==> flow/design.v <==
`timescale 1ns / 1ps
module B2BCD(clk,B,E,CAtoCG,dp);
input clk;
input [11:0] B;
output reg [6:0] CAtoCG;
output reg [7:0] E;
output dp;
reg [3:0] cnt;
reg [1:0] s;
reg [11:0] R;
reg [3:0]c;
reg [3:0] BCD3,BCD2,BCD1,BCD0;
reg [3:0] D3,D2,D1,D0;
wire z;
localparam [3:0] I = 12;
localparam[1:0]s0 =2'b00, s1 = 2'b01, s2 = 2'b10;
initial s = s0; 
initial cnt = 0;
initial R = 0;
initial D0 = 0; initial D1 = 0; initial D2 = 0; initial D3 = 0;
initial BCD3 = 0; initial BCD2 = 0; initial BCD1 = 0; initial BCD0 = 0;
always @(posedge clk)
case (s)
    0: s <= 1;
    1: if(!z) s <= 2; else s <= 0;
    2: s <= 1; 
    2: s <= 1; 
    2: s <= 1; 
    default: s <= 0;
endcase
always @(*)
case (s)
    0: c = 4'b1000;
    1: if(z) c = 4'b0001; else c = 4'b0010;
    2: c = 4'b0100;
    default: c = 4'b1000;
endcase
always @(posedge clk)
case (c)
    8: cnt <= I;
    4: cnt <= cnt - 1;
    default: cnt <= cnt;
endcase
assign z = ~(cnt[3] | cnt[2] | cnt [1] | cnt[0]);
always @(posedge clk)
case (c)
    4'b1000: R <= B;
    4'b0100: R <= {R[10:0], 1'b0};
    default: R <= R;
endcase
always @(posedge clk)
case (c)
    4'b0001: BCD0 <= D0;
    4'b0010: if(D0 > 4'b0100) D0 <= D0 + 4'b0011; else D0 <= D0;
    4'b0100: D0 <= {D0[2:0],R[11]};
    4'b1000: D0 <= 4'b0000;
    default: D0 <= D0;
endcase
always @(posedge clk)
case (c)
    4'b0001: BCD1 <= D1;
    4'b0010: if(D1 > 4'b0100) D1 <= D1 + 4'b0011; else D1 <= D1;
    4'b0100: D1 <= {D1[2:0],D0[3]};
    4'b1000: D1 <= 4'b0000;
    default: D1 <= D1;
endcase
always @(posedge clk)
case (c)
    4'b0001: BCD2 <= D2;
    4'b0010: if(D2 > 4'b0100) D2 <= D2 + 4'b0011; else D2 <= D2;
    4'b0100: D2 <= {D2[2:0],D1[3]};
    4'b1000: D2 <= 4'b0000;
    default: D2 <= D2;
endcase
always @(posedge clk)
case (c)
    4'b0001: BCD3 <= D3;
    4'b0010: if(D3 > 4'b0100) D3 <= D3 + 4'b0011; else D3 <= D3;
    4'b0100: D3 <= {D3[2:0],D2[3]};
    4'b1000: D3 <= 4'b0000;
    default: D3 <= D3;
endcase
assign BCD = {BCD3,BCD2,BCD1,BCD0};
reg [19:0] cntr=0;
reg [5:0] dout;
always@ (posedge clk)
    cntr <= cntr + 1;
always@ (cntr[19:17])
begin
    case(cntr[19:17])
        0: E <= 8'b11111110;
        1: E <= 8'b11111101;
        2: E <= 8'b11111011;
        3: E <= 8'b11110111;
        4: E <= 8'b11101111;
        5: E <= 8'b11011111;
        6: E <= 8'b10111111;
        7: E <= 8'b01111111;
  default: E <= 8'b11111111;
  endcase
end
always@ (*)
begin
    case(cntr[19:17])
        0: dout <= {1'b1,BCD0[3:0],1'b1};
        1: dout <= {1'b1,BCD1[3:0],1'b1};
        2: dout <= {1'b1,BCD2[3:0],1'b1};
        3: dout <= {1'b1,BCD3[3:0],1'b1};
        4: dout <= {1'b0,4'd0,1'b1};
        5: dout <= {1'b0,4'd0,1'b1};
        6: dout <= {1'b0,4'd0,1'b1};
        7: dout <= {1'b0,4'd0,1'b1};
        default: dout <= 6'b111111;
      endcase
 end
 assign dp = dout[0];
 always@(dout)
 begin
    if(dout[5])
        case(dout[4:1])
            0: CAtoCG <= 7'b0000001;
            1: CAtoCG <= 7'b1001111;
            2: CAtoCG <= 7'b0010010;
            3: CAtoCG <= 7'b0000110;
            4: CAtoCG <= 7'b1001100;
            5: CAtoCG <= 7'b0100100;
            6: CAtoCG <= 7'b0100000;
            7: CAtoCG <= 7'b0001111;
            8: CAtoCG <= 7'b0000000;
            9: CAtoCG <= 7'b0000100;
            10:CAtoCG <= 7'b0001000; 
            11:CAtoCG <= 7'b1100000;
            12:CAtoCG <= 7'b0110001;
            13:CAtoCG <= 7'b1000010;
            14:CAtoCG <= 7'b0110000;
            15:CAtoCG <= 7'b0111000;
        endcase
else
         CAtoCG <= 7'b1111111;   
end
endmodule
### Reports on B2BCD

Tool output for the design above, in the order of the flow.
Lines are those of the file above, counted from 1.
Operators: Yosys type, input widths -> output width; for muxes data width and select width s.
Cell names lack the library's common part.
A cell with n/a has no value.

| inputs | value |
|---|---|
| design top | B2BCD |
| clock port | clk |
| cell library | sky130hd |
| timing corner | tt_025C_1v80 |

### Word level

Counts by Yosys on the flattened word-level netlist (proc, flatten, opt, wreduce; memories kept). Register bits leave out memories and registers merged into their read ports (data or address). Print and check cells are left out. Cells with the same type and inputs are merged into one.
Memory sizes are those after Yosys's memory passes, which may raise the word count (mostly to a power of two), join words into wider ones and drop unused or constant bits.

| word-level totals | value |
|---|---|
| bits in registers | 70 |
| memory bits (read-only) | 176 |
| memories | 2 |
| bits of input ports | 13 |

Memory list:

| name | words | bits a word | rd ports | wr ports | RTL line | text |
|---|---|---|---|---|---|---|
| (no name shown) | 16 | 7 | 1 | 0 | 120 | `case(dout[4:1])` |
| (no name shown) | 8 | 8 | 1 | 0 | 90 | `case(cntr[19:17])` |

| cells by class | value |
|---|---|
| add/sub/neg operators | 6 |
| magnitude comparators | 4 |
| equal/unequal tests | 17 |
| multiplexer cells | 16 |
| bitwise operators | 3 |
| reductions and logical operators | 10 |

Operators with widths:

| operator | number |
|---|---|
| $pmux 4 s3 | 4 |
| $pmux 6 s5 | 1 |
| $pmux 12 s2 | 1 |
| $add 20x1->20 const B | 1 |
| $add 4x2->4 const B | 4 |
| $gt 4x3->1 const B | 4 |
| $pmux 4 s2 | 2 |
| $mux 4 | 4 |
| $eq 3x3->1 const B | 4 |
| $ne 2x2->1 const B | 4 |
| $reduce_and 2->1 | 4 |
| $mux 7 | 1 |
| $eq 3x2->1 const B | 2 |
| $sub 4x1->4 const B | 1 |
| $eq 4x1->1 const B | 1 |
| $eq 4x2->1 const B | 1 |
| $eq 4x3->1 const B | 1 |
| $eq 4x4->1 const B | 1 |
| $reduce_or 4->1 | 1 |
| $pmux 2 s2 | 1 |
| $mux 2 | 2 |
| $or 1x1->1 | 3 |
| $eq 3x1->1 const B | 1 |
| $logic_not 3->1 | 1 |
| $reduce_bool 3->1 | 1 |
| $eq 2x1->1 const B | 1 |
| $eq 2x2->1 const B | 1 |
| $logic_not 2->1 | 1 |

Other operator kinds: 2; their cells: 2.

### Longest topological paths

Yosys ltp: most cells in a row. Word level: on the elaborated netlist, between registers, memories and ports. Mapped: between sequential cells and ports; inverters and the memories' decode and read muxes count.

| depth | value |
|---|---|
| depth in word-level cells | 8 |
| ABC_AREA | 0 |
| mapped depth | 8 |
| mapped depth without buffers | 7 |

### Synthesis result

The flow's flattened synthesis, as Yosys stat reports it; memories are mapped. The netlist is that of the ABC_AREA named above (0 if unset); the other value can give another one.

| synthesis totals | value |
|---|---|
| standard cells after synthesis | 297 |
| mapped area | 3281.9 µm² |
| sequential area | 1881.8 µm² |
| mapped flip-flops | 70 |
| buffers | 14 |

Cells by type:

| cell type | number | total area (µm²) |
|---|---|---|
| edfxtp_1 | 48 | 1.44E+03 |
| dfxtp_1 | 22 | 440.422 |
| nand2_1 | 50 | 187.68 |
| ha_1 | 12 | 150.144 |
| xnor2_1 | 14 | 122.618 |
| xor2_1 | 12 | 105.101 |
| o21ai_0 | 19 | 95.091 |
| mux4_2 | 4 | 90.086 |
| inv_1 | 22 | 82.579 |
| nor2_1 | 15 | 56.304 |
| o22ai_1 | 8 | 50.048 |
| nand3_1 | 9 | 45.043 |
| a21oi_1 | 8 | 40.038 |
| mux2i_1 | 4 | 40.038 |
| clkbuf_1 | 10 | 37.536 |
| nand4_1 | 5 | 31.28 |
| buf_6 | 2 | 22.522 |
| nand3b_1 | 3 | 22.522 |

Not listed: further types 23, cells in them 30.

### Path before layout

Source: OpenSTA report_checks on the synthesized netlist (no wires, ideal clock, input and output delay 20% of the period each), path of least setup slack; recovery checks are left aside. Register names are those of the netlist, which keeps one name where synthesis merged equal registers.

| timing after synthesis | value |
|---|---|
| path type | register to output |
| start | reg cntr[17] |
| end | out CAtoCG[6] |
| period | 3020 ps |
| launch time at the first pin | 0 ps |
| arrival time | 2075 ps |
| data required time | 2416 ps |
| setup slack | 341 ps |
| delay of the path | 2075 ps |
| stages | 9 |
| synthesis period reached | 2679 ps |

"delay of the path" is the arrival time less input delay plus setup time.
At an output port there is no setup time.
"stages" counts driving pins, that of a launching flip-flop among them; a cell with two outputs on the path counts twice.
"synthesis period reached" = period - worst setup slack (recovery checks aside). The figure is calculated, with input and output delays left at 20% of the set period.
The rows between start and end are the longest chain of elaborated cells between them; the timing report does not say that the signal goes this way. Where chains are equally long, one stands for them.
Each line given opens the expression or statement behind the cell; cells for indexed reads and writes are added by Yosys, which also makes memories of some case tables.
The chain passes a memory read, where the word-level depth is cut; so it can be longer than that depth.

| between the ends, after synthesis | value |
|---|---|
| cell sequence | dfxtp_1 > clkbuf_1 > mux4_2 > nand2b_1 > inv_1 > ha_1 > nor2b_4 > nor2_1 > a211o_1 |
| length of the longest elaborated chain | 5 |
| elaborated cells between the ends (all ways) | 12 |
| those cells by class | 7 x eq/ne; 2 x mux; 2 x reduce/logical; 1 x memory |

Ends and longest elaborated chain, after synthesis:

| what | RTL line | text |
|---|---|---|
| from (decl) | 84 | `reg [19:0] cntr=0;` |
| from (assign) | 87 | `cntr <= cntr + 1;` |
| $eq 3x3->1 | 104 | `case(cntr[19:17])` |
| $reduce_or 4->1 | n/a |  |
| $pmux 6 s5 | 104 |  |
| $mem_v2 16x7 | 120 | `case(dout[4:1])` |
| $mux 7 | 119 | `if(dout[5])` |
| to (decl) | 5 | `output reg [6:0] CAtoCG;` |

### Worst path after layout

Path of least setup slack in the final report of job 1 (OpenROAD, finished layout, wires in). Where an end is a register, its clock arrival counts in the times.
The report prints the path's times to 10 ps; the period is as set.

| timing post-layout | value |
|---|---|
| path type | register to output |
| start | reg cntr[17] |
| end | out CAtoCG[3] |
| period | 4140 ps |
| launch time at the first pin | 330 ps |
| arrival time | 2350 ps |
| data required time | 3310 ps |
| setup slack | 970 ps |
| stages | 9 |

The rows between start and end are the longest chain of elaborated cells between them; the timing report does not say that the signal goes this way. Where chains are equally long, one stands for them.
The chain passes a memory read, where the word-level depth is cut; so it can be longer than that depth.

| between the ends, post-layout | value |
|---|---|
| cell sequence | dfxtp_4 > mux4_2 > nand2b_4 > inv_1 > ha_1 > mux2i_1 > nand2_1 > a21o_1 > dlygate4sd2_1 |
| length of the longest elaborated chain | 5 |
| elaborated cells between the ends (all ways) | 12 |
| those cells by class | 7 x eq/ne; 2 x mux; 2 x reduce/logical; 1 x memory |

Ends and longest elaborated chain, post-layout:

| what | RTL line | text |
|---|---|---|
| from (decl) | 84 | `reg [19:0] cntr=0;` |
| from (assign) | 87 | `cntr <= cntr + 1;` |
| $eq 3x3->1 | 104 | `case(cntr[19:17])` |
| $reduce_or 4->1 | n/a |  |
| $pmux 6 s5 | 104 |  |
| $mem_v2 16x7 | 120 | `case(dout[4:1])` |
| $mux 7 | 119 | `if(dout[5])` |
| to (decl) | 5 | `output reg [6:0] CAtoCG;` |

Subject: B2BCD on sky130hd, stored results

Hello all,

Below are 2 stored runs of the flow (Yosys, OpenROAD; platform sky130hd) on B2BCD, each with its settings and what was measured, unordered. Constraints: input delay and output delay 20% of the set period each, output load 0.01 pF.
"reached clock period" = clock period - worst setup slack. The figure is calculated, with input and output delays left at 20% of the set period.
"time used up by the worst setup path" means the part of the period allowed to the worst setup path (the constraints hold back 20% at inputs and 20% at outputs) less its slack; where the path has registers, the arrival times of their clocks count too.
"power": no workload was simulated; the value follows from the tool's default switching activity.
"time used up by the worst setup path" is given in steps of 10 ps.

#### Job 1

| setting | value |
|---|---|
| period_ns | `4.14` |
| CORE_UTILIZATION | `50` |
| SETUP_SLACK_MARGIN | `0.89` |
| CORE_MARGIN | `9` |
| GPL_ROUTABILITY_DRIVEN | `1` |
| CTS_CLUSTER_SIZE | `66` |
| CAP_MARGIN | `20` |
| SLEW_MARGIN | `20` |

| result | value |
|---|---|
| summed negative setup slack | 0 ps |
| cell area after synthesis | 3281.9 µm² |
| standard-cell area after routing | 3903.7 µm² |
| setup slack of the critical path | 965 ps |
| power | 1275 µW |
| time used up by the worst setup path | 2350 ps |
| critical path type | register to output |
| post-route worst hold slack | 411 ps |
| reached clock period | 3175 ps |
| post-layout utilization | 61.5% |
| area of the die | 9804.0 µm² |

#### Job 2

| setting | value |
|---|---|
| period_ns | `2.07` |
| CORE_UTILIZATION | `47` |
| SETUP_SLACK_MARGIN | `0.48` |
| PLACE_DENSITY_LB_ADDON | `0.26` |
| GPL_TIMING_DRIVEN | `0` |
| CTS_CLUSTER_SIZE | `47` |
| SLEW_MARGIN | `15` |
| MAX_ROUTING_LAYER | `met4` |
| CAP_MARGIN | `20` |
| CORE_MARGIN | `2` |

| result | value |
|---|---|
| time used up by the worst setup path | 2280 ps |
| critical path type | register to output |
| post-route worst hold slack | 417 ps |
| standard-cell area after routing | 4325.4 µm² |
| reached clock period | 2691 ps |
| post-layout utilization | 63.7% |
| power | 2529 µW |
| cell area after synthesis | 3281.9 µm² |
| summed negative setup slack | -4835 ps |
| area of the die | 7666.8 µm² |
| setup slack of the critical path | -621 ps |

Thanks
